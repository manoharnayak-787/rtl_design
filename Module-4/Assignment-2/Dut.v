==> flow/design.v <==
module fp_multiplier #(parameter
   INTEGER_WIDTH_A = 3,
   FRACTION_WIDTH_A = 14,
   INTEGER_WIDTH_B = 3,
   FRACTION_WIDTH_B = 14,
   TEMP_INT_WIDTH = 6,
   TEMP_FRAC_WIDTH = 28,
   O_INT_WIDTH = 4,
   O_FRAC_WIDTH = 14
    )(input sign,
      input clk,
      input rst,
      input [((INTEGER_WIDTH_A+FRACTION_WIDTH_A)-1):0]a,
      input [((INTEGER_WIDTH_B+FRACTION_WIDTH_B)-1):0]b,
      output [((O_INT_WIDTH+O_FRAC_WIDTH)-1):0]out, 
      output reg overflow,
      output reg underflow);
      reg [((TEMP_INT_WIDTH+TEMP_FRAC_WIDTH)-1):0]temp_out;
      reg signed [((INTEGER_WIDTH_A+FRACTION_WIDTH_A)-1):0]a_sign;
      reg signed [((INTEGER_WIDTH_A+FRACTION_WIDTH_A)-1):0]b_sign;
      reg [O_INT_WIDTH-1:0]mult_i;
      reg [O_FRAC_WIDTH-1:0]mult_f;
      always@(posedge clk)begin
        a_sign<=a;
        b_sign<=b;
      end
      always@(posedge clk)begin
        if(rst)
            temp_out<=0;
        else begin
            if(sign)
                temp_out<=$signed(a_sign) * $signed(b_sign);
            else
                temp_out<=a*b;
        end
     end
     always@(posedge clk)begin
        if(rst)
            overflow<=0;
        else begin
            if(sign)begin
                if(O_INT_WIDTH>=TEMP_INT_WIDTH)
                    overflow<=0;
                else begin
                    if(temp_out[(TEMP_INT_WIDTH+TEMP_FRAC_WIDTH)-1])
                        overflow<= ~(&temp_out[(TEMP_INT_WIDTH+TEMP_FRAC_WIDTH)-1:(((TEMP_INT_WIDTH+TEMP_FRAC_WIDTH)-1)+(TEMP_INT_WIDTH))-(O_FRAC_WIDTH)]);
                    else
                        overflow <= (|temp_out[(TEMP_INT_WIDTH+TEMP_FRAC_WIDTH)-1:((TEMP_INT_WIDTH+TEMP_FRAC_WIDTH)-(TEMP_INT_WIDTH)-O_INT_WIDTH)]);
                end
           end
           else begin
                if(O_INT_WIDTH>=TEMP_INT_WIDTH)
                    overflow<=0;
                else
                    overflow <= (|temp_out[(TEMP_INT_WIDTH+TEMP_FRAC_WIDTH)-1:((TEMP_INT_WIDTH+TEMP_FRAC_WIDTH)-(TEMP_INT_WIDTH)-O_INT_WIDTH)]);
          end
      end    
   end
   always@(posedge clk) begin
    if(rst)
        underflow<=0;
    else begin
        if(sign)begin
            if(O_FRAC_WIDTH>=TEMP_FRAC_WIDTH)
                underflow<=0;
            else if(temp_out[(TEMP_INT_WIDTH+TEMP_FRAC_WIDTH)-1]==1)
                underflow <= ~(&temp_out[TEMP_FRAC_WIDTH-(O_FRAC_WIDTH-1):0]);
            else if(temp_out[(TEMP_INT_WIDTH+TEMP_FRAC_WIDTH)-1]==0)
                underflow <= |temp_out[TEMP_FRAC_WIDTH-(O_FRAC_WIDTH-1):0];
        end
        else begin
            if(O_FRAC_WIDTH>=TEMP_FRAC_WIDTH)
                underflow<=0;
            else
                underflow <= |temp_out[TEMP_FRAC_WIDTH-(O_FRAC_WIDTH-1):0];
        end
    end
  end
  always@(posedge clk)begin
  if(rst)
    mult_i<=0;
  else begin
    if(sign)begin
        if(O_INT_WIDTH == TEMP_INT_WIDTH)
            mult_i<=temp_out[(TEMP_INT_WIDTH+TEMP_FRAC_WIDTH)-1:TEMP_FRAC_WIDTH];
        else if(O_INT_WIDTH>TEMP_INT_WIDTH)
            mult_i<={{(O_INT_WIDTH-TEMP_INT_WIDTH){temp_out[(TEMP_INT_WIDTH+TEMP_FRAC_WIDTH)-1]}},temp_out[((TEMP_INT_WIDTH+TEMP_FRAC_WIDTH)-1):TEMP_FRAC_WIDTH]};
        else if(O_INT_WIDTH<TEMP_INT_WIDTH)
            mult_i<=temp_out[INTEGER_WIDTH_A+TEMP_FRAC_WIDTH:TEMP_FRAC_WIDTH];
    end
    else begin
        if(O_INT_WIDTH == TEMP_INT_WIDTH)
            mult_i<=temp_out[(TEMP_INT_WIDTH+TEMP_FRAC_WIDTH)-1:TEMP_FRAC_WIDTH];
        else if(O_INT_WIDTH>TEMP_INT_WIDTH)
            mult_i<={{(O_INT_WIDTH-TEMP_INT_WIDTH){1'b0}},temp_out[((TEMP_INT_WIDTH+TEMP_FRAC_WIDTH)-1):TEMP_FRAC_WIDTH]};
        else if(O_INT_WIDTH<TEMP_INT_WIDTH)
            mult_i<=temp_out[INTEGER_WIDTH_A+TEMP_FRAC_WIDTH:TEMP_FRAC_WIDTH];
    end
  end
  end
  always@(posedge clk)begin
    if(rst)
        mult_f<=0;
    else begin
        if(O_FRAC_WIDTH>TEMP_FRAC_WIDTH)
            mult_f = {temp_out[TEMP_FRAC_WIDTH-1:0],{(O_FRAC_WIDTH-TEMP_FRAC_WIDTH){1'b0}}};
        else if(O_FRAC_WIDTH<TEMP_FRAC_WIDTH)
            mult_f = temp_out[(TEMP_FRAC_WIDTH-1):(TEMP_FRAC_WIDTH-O_FRAC_WIDTH)];
        else if(O_FRAC_WIDTH==TEMP_FRAC_WIDTH)
            mult_f = temp_out[TEMP_FRAC_WIDTH-1:0];
    end
 end
 assign out = {mult_i,mult_f};
endmodule
# From RTL to reports: fp_multiplier
# The steps from the RTL of fp_multiplier to its reports follow in flow order.
# Line numbers count from 1 in the design file above.
# Library cell names are shortened.
# The mark n/a stands for no value.
dict set report inputs {
  top {fp_multiplier}
  clk_port {clk}
  cell_library {sky130hd}
  lib_corner {tt_025C_1v80}
}

# Word-level counts
# Counts by Yosys on the flattened word-level netlist (proc, flatten, opt, wreduce; memories kept). Register bits leave out memories and registers merged into their read ports (data or address); mux counts leave out enables and synchronous resets folded into registers. Print and check cells are left out. Cells with the same type and inputs are merged into one.
dict set report word_totals {
  ff_bits 88
  latch_bits 0
  ramBits 0
  romBits 0
  clocked_rd_ports_x_width 0
  memories 0
  in_bits 37
  out_inout_bits 20
  word_cells 20
}
dict set report op_classes {
  addsub 0
  n_mul 2
  div 0
  compare 0
  equal 0
  shift 0
  mux 5
  logic 2
  n_reduce_logical 4
}
# op n
set op_table {}
lappend op_table {{17-bit by 17-bit multiplier with 34-bit output} 2}
lappend op_table {{34-bit 2-to-1 mux} 1}
lappend op_table {{16-bit AND reduction} 1}
lappend op_table {{16-bit OR reduction} 1}
lappend op_table {{10-bit OR reduction} 1}
lappend op_table {{9-bit AND reduction} 1}
lappend op_table {{1-bit 2-to-1 mux} 4}
lappend op_table {{1-bit inverter} 2}

# Depth
# Yosys ltp: most cells in a row. Word level: on the elaborated netlist, between registers, memories and ports. Mapped: between sequential cells and ports; inverters and the memories' decode and read muxes count.
dict set report logic_depth {
  ltp_word 4
  abc_area 0
  mapped_depth 25
}

# After synthesis
# Yosys stat after the flow's synthesis: flattened, memories mapped to cells. It holds for the ABC_AREA given above (unset counts as 0); a run with the other value may have another netlist.
# The area totals of this step are shown rounded.
# type n area_total_um2
set by_type {}
lappend by_type {fa_1 520 1.04E+04}
lappend by_type {ha_1 193 2.41E+03}
lappend by_type {inv_1 583 2.19E+03}
lappend by_type {dfxtp_1 88 1761.69}
lappend by_type {and2_1 269 1.68E+03}
lappend by_type {nand2_1 316 1.19E+03}
lappend by_type {clkbuf_1 90 337.824}
lappend by_type {xnor2_1 37 324.061}
lappend by_type {a21oi_1 50 250.24}
lappend by_type {nor2_1 56 210.202}
lappend by_type {a21o_1 25 187.68}
lappend by_type {xor2_1 19 166.41}
lappend by_type {nor2b_1 23 143.888}
lappend by_type {nand2b_1 15 93.84}
lappend by_type {mux2i_1 9 90.086}
lappend by_type {o21ai_0 16 80.077}
lappend by_type {nand4_1 12 75.072}
lappend by_type {o21bai_1 10 75.072}
# Not listed: further types 51, cells in them 135.
dict set report mapped {
  stdcells 2466
  area_mm2 0.0227
  flip_flops 88
  buf_cells 92
}

# Path before layout
# Path of least setup slack by OpenSTA after synthesis, without wires, with an ideal clock, recovery checks aside; 20% of the period is set as input and as output delay. Where synthesis merged equal registers, the netlist keeps one of their names.
dict set report synth_timing {
  kind {input to register}
  from {in b[8]}
  to {reg temp_out[33]}
  tclk_ns 9.12
  input_delay_ns 1.824
  t_first_pin_ns 1.824
  t_arrival_ns 7.351
  path_slack_ns 1.636
  delay_ns 5.660
  stages 23
  path_buffers 3
  period_less_setup_slack_ns 7.484
}
# "delay_ns" = arrival - input delay + setup time.
# "stages": output pins that drive a net of the path, with the launching flip-flop's if there is one; two outputs of one cell count as two.
# "period_less_setup_slack_ns" = period - worst setup slack (recovery checks aside). The figure is calculated, with input and output delays left at 20% of the set period.
# Between the ends stands the longest chain of elaborated cells between them, by number of cells; it is not shown to be the way that was timed. Of several equally long chains one is given.
# A line is the first line of the expression or statement that the cell stems from. Yosys adds cells for indexed reads and writes and turns some case tables into memories.
# At most two assigning lines are given for a register; there are more.
dict set report synth_via {
  path_cell_list {clkbuf_1 -> clkbuf_1 -> nand2_1 -> fa_1 -> fa_1 -> inv_1 -> fa_1 -> fa_1 -> fa_1 -> inv_1 -> fa_1 -> inv_1 -> ha_1 -> clkbuf_1 -> a21oi_1 -> o21ai_1 -> o21bai_1 -> a21boi_1 -> o22ai_1 -> o311ai_2 -> o31ai_2 -> xnor2_1 -> o22ai_1}
  elab_chain_len 2
}
# item line_no
set synth_lines {}
lappend synth_lines {{start: declaration} 14} ;# input [((INTEGER_WIDTH_B+FRACTION_WIDTH_B)-1):0]b,
lappend synth_lines {{17-bit by 17-bit multiplier with 34-bit output} 34} ;# temp_out<=a*b;
lappend synth_lines {{34-bit 2-to-1 mux} 31} ;# if(sign)
lappend synth_lines {{end: assignment} 32} ;# temp_out<=$signed(a_sign) * $signed(b_sign);
lappend synth_lines {{end: assignment} 34}
lappend synth_lines {{end: declaration} 18} ;# reg [((TEMP_INT_WIDTH+TEMP_FRAC_WIDTH)-1):0]temp_out;

# Path in the finished layout
# Path of least setup slack in the final report of entry A (OpenROAD, finished layout, wires in). Where an end is a register, its clock arrival counts in the times.
dict set report layout_timing {
  kind {input to register}
  from {in b[6]}
  to {reg temp_out[33]}
  tclk_ns 11.6
  input_delay_ns 2.32
  t_first_pin_ns 2.32
  t_arrival_ns 9.11
  path_slack_ns 2.72
  stages 22
  path_buffers 1
}
# Between the ends stands the longest chain of elaborated cells between them, by number of cells; it is not shown to be the way that was timed. Of several equally long chains one is given.
# At most two assigning lines are given for a register; there are more.
dict set report layout_via {
  path_cell_list {clkdlybuf4s50_1 -> and2_1 -> fa_1 -> inv_1 -> fa_1 -> fa_1 -> inv_1 -> fa_1 -> fa_1 -> inv_1 -> fa_1 -> inv_1 -> ha_1 -> nand4_1 -> a211oi_1 -> o21ai_2 -> a21boi_2 -> a2111oi_4 -> o311ai_2 -> o31ai_2 -> xnor2_1 -> o22ai_1}
  elab_chain_len 2
}
# item line_no
set layout_lines {}
lappend layout_lines {{start: declaration} 14} ;# input [((INTEGER_WIDTH_B+FRACTION_WIDTH_B)-1):0]b,
lappend layout_lines {{17-bit by 17-bit multiplier with 34-bit output} 34} ;# temp_out<=a*b;
lappend layout_lines {{34-bit 2-to-1 mux} 31} ;# if(sign)
lappend layout_lines {{end: assignment} 32} ;# temp_out<=$signed(a_sign) * $signed(b_sign);
lappend layout_lines {{end: assignment} 34}
lappend layout_lines {{end: declaration} 18} ;# reg [((TEMP_INT_WIDTH+TEMP_FRAC_WIDTH)-1):0]temp_out;

# fp_multiplier through Yosys and OpenROAD on sky130hd: 2 stored runs, unordered, with their settings and measured results. The constraints put input and output delay at 20% of the set period each and load the outputs with 0.01 pF.
# The measured numbers are rounded.
run="entry A" settings period_ns=11.6 CORE_UTILIZATION=32 CORE_ASPECT_RATIO=0.53 CORE_MARGIN=4 GPL_TIMING_DRIVEN=1 GPL_ROUTABILITY_DRIVEN=1 SLEW_MARGIN=20 CAP_MARGIN=20
run="entry A" results tns_setup_ns=0.000 layout_stdcell_area_mm2=0.0245 holdWs_ns=0.445 ws_setup_ns=2.72 total_die_area_mm2=0.0755 yosys_chip_area_mm2=0.0227
run="entry B" settings period_ns=10.6 CORE_UTILIZATION=28 SETUP_SLACK_MARGIN=-0.37 CORE_ASPECT_RATIO=1.51 CELL_PAD_IN_SITES_GLOBAL_PLACEMENT=2 TNS_END_PERCENT=60 ABC_AREA=0 SLEW_MARGIN=25 MIN_ROUTING_LAYER="met2" CAP_MARGIN=20 CORE_MARGIN=2
run="entry B" results tns_setup_ns=0.000 layout_stdcell_area_mm2=0.0247 holdWs_ns=0.447 ws_setup_ns=1.83 total_die_area_mm2=0.0835 yosys_chip_area_mm2=0.0227
